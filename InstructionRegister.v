==> flow/design.v <==
`timescale 1ns / 1ps
module InstructionRegister(Instruction, IRWrite, op, r1 , r2 ,r3, imm, j_imm, clk, rst);
input [31:0] Instruction;
input IRWrite, clk, rst;
output reg [5:0] op;
output reg [4:0] r1, r2, r3;
output reg [15:0] imm;
output reg [25:0] j_imm;
always @(posedge clk)
begin
  if(rst)
   begin
   op <= 6'b000000;
   r1 <= 5'b0;
   r2 <= 5'b0;
   r3 <= 5'b0;
	imm <= 16'b0;
	j_imm <= 26'b0; 
   end
 else
   begin
	if(IRWrite)
	 begin
	  op <= Instruction[31:26];
	  r1 <= Instruction[25:21];
	  r2 <= Instruction[20:16];
	  r3 <= Instruction[15:11];
	  imm <= Instruction[15:0];
	  j_imm <= Instruction[25:0];
	  end
	end
end
endmodule
Step by step through the tools: InstructionRegister
Tool output for the design above, in the order of the flow.
Line numbers count from 1 in the design file above.
Operators carry their Yosys type and port widths (W data, S select, Z words).
Library cell names are shortened.
A cell with n/a has no value.
- design top: InstructionRegister
- clock input: clk
- library: sky130hd
- timing corner: tt_025C_1v80

Word level
Yosys after proc, flatten, opt, wreduce and memory -nomap, before mapping. Enables and synchronous resets that opt folds into registers are not counted as muxes. Memory bits, and registers merged into a memory's read port (data or address), are not among the register bits. Print and check cells are not counted. Equal cells are merged and count once.
- flip-flop bits (word level): 63
- latch bits: 0
- noted memory bits (writable): 0
- bits in read-only memories at 0
- word width x clocked read ports at 0
- noted memory cells: 0
- noted add/sub/neg operators: 0
- multipliers at 0
- div/mod/pow operators: 0
- noted magnitude comparators: 0
- noted equal/unequal tests: 0
- noted shift-type cells: 0
- muxes and demuxes: 0
- noted bitwise operators: 0
- reductions and logical operators at 0

Depth
Depth = most cells in a row (Yosys ltp): at word level without a register or memory, in the mapped netlist without a sequential cell, where the memories' decode and read muxes count.
- depth in word-level cells: 0
- noted ABC_AREA: 0
- noted depth in mapped cells: 4
- noted depth with buffers taken out: 2

After synthesis
Yosys stat after the flow's synthesis: flattened, memories mapped to cells. It holds for the ABC_AREA given above (unset counts as 0); a run with the other value may have another netlist.
- cells in the netlist: 134
- cell area after synthesis at 1396.3 um2
- sequential area: 640.6 um2
- noted mapped flip-flops: 32
- buffer cells at 38
- cells by type (type ; count):
    dfxtp_1 ; 32
    mux2i_1 ; 32
    buf_4 ; 31
    nor2_1 ; 32
    buf_12 ; 3
    buf_6 ; 1
    clkbuf_1 ; 3

Worst setup path after synthesis
Path of least setup slack by OpenSTA after synthesis, without wires, with an ideal clock, recovery checks aside; 20% of the period is set as input and as output delay. Where synthesis merged equal registers, the netlist keeps one of their names.
- path kind: input-to-reg
- start point: input port IRWrite
- end point: register imm[0]
- clock period: 1.53 ns
- noted setup time: 0.128 ns
- noted launch time at the first pin: 0.306 ns
- data arrival time: 0.771 ns
- noted data required time: 1.402 ns
- path slack: 0.631 ns
- noted delay of the path: 0.593 ns
- stages on the path: 4
- buffers on the path: 2
- noted synthesis period reached: 0.899 ns
"delay of the path" is the arrival time less input delay plus setup time.
"stages on the path": output pins that drive a net of the path, with the launching flip-flop's if there is one; two outputs of one cell count as two.
"synthesis period reached" is the clock period less the worst setup slack; recovery checks do not enter. This is arithmetic on one report: input and output delays are still those of the set period (20% each).
- cell sequence: buf_6 -> buf_12 -> mux2i_1 -> nor2_1
- ends and longest elaborated chain, after synthesis (element ; line ; source):
    from (decl) ; 4 ; input IRWrite, clk, rst;
    to (assign) ; 17 ; imm <= 16'b0;
    to (assign) ; 28 ; imm <= Instruction[15:0];
    to (decl) ; 7 ; output reg [15:0] imm;
No chain of elaborated cells between the ends is given.

Worst path after layout
Path of least setup slack in the final report of flow run 1 (OpenROAD, finished layout, wires in). Where an end is a register, its clock arrival counts in the times.
- path kind: reg-to-output
- start point: register (no name shown)
- end point: output port r3[4]
- clock period: 1.62 ns
- noted launch time at the first pin: 0.27 ns
- data arrival time: 1.19 ns
- noted data required time: 1.30 ns
- path slack: 0.10 ns
- stages on the path: 2
- buffers on the path: 1
- cell sequence: dfxtp_1 -> clkdlybuf4s50_1
- ends and longest elaborated chain, post-layout (element ; line ; source):
    to (decl) ; 6 ; output reg [4:0] r1, r2, r3;
No chain of elaborated cells between the ends is given.

Measured results for InstructionRegister: 2 stored runs of the Yosys and OpenROAD flow on sky130hd. The settings differ; the order carries no meaning. The constraints put input and output delay at 20% of the set period each and load the outputs with 0.01 pF.
"reached clock period": clock period set for the run, less the worst setup slack. It is reckoned from that one timing run; input and output delays stay at 20% of the period that was set.
"critical setup path time": the worst setup path's part of the clock period (all of it between registers, 20% less for each end at a port) less its slack. A launch clock that arrives late makes it longer, a capture clock that arrives late makes it shorter.
By "power consumption" is meant OpenSTA's value without simulated activity: inputs other than the clock are taken to toggle once in ten clock periods, and the tool carries that through the logic.

Flow run 1
Settings were period_ns = 1.62; CORE_UTILIZATION = 30; SETUP_SLACK_MARGIN = -0.12; PLACE_DENSITY_LB_ADDON = 0.21; CELL_PAD_IN_SITES_GLOBAL_PLACEMENT = 3; CELL_PAD_IN_SITES_DETAIL_PLACEMENT = 0; CTS_CLUSTER_SIZE = 42; CTS_CLUSTER_DIAMETER = 237; CAP_MARGIN = 20; CORE_MARGIN = 2; SLEW_MARGIN = 20
- mapped cell area after synthesis at 1,396.3 um2
- critical setup path time at 1.19 ns
- critical path type: reg-to-output
- standard-cell area after routing at 2,242.2 um2
- utilization in the final report at 50.8 %
- noted the power consumption: 0.001885 W
- setup total negative slack at 0.000 ns
- setup slack of the worst path: 0.105 ns
- worst hold slack in the final report: 0.498 ns
- area of the die at 5,216.4 um2
- reached clock period: 1.515 ns

Flow run 2
Settings were period_ns = 0.909; CORE_UTILIZATION = 22; CAP_MARGIN = 20; CORE_MARGIN = 2; SLEW_MARGIN = 20
- area of the die at 7,000.7 um2
- standard-cell area after routing at 2,322.2 um2
- setup total negative slack at -0.669 ns
- utilization in the final report at 37.2 %
- reached clock period: 0.935 ns
- mapped cell area after synthesis at 1,396.3 um2
- noted the power consumption: 0.003408 W
- critical setup path time at 0.75 ns
- critical path type: reg-to-output
- worst hold slack in the final report: 0.396 ns
- setup slack of the worst path: -0.026 ns
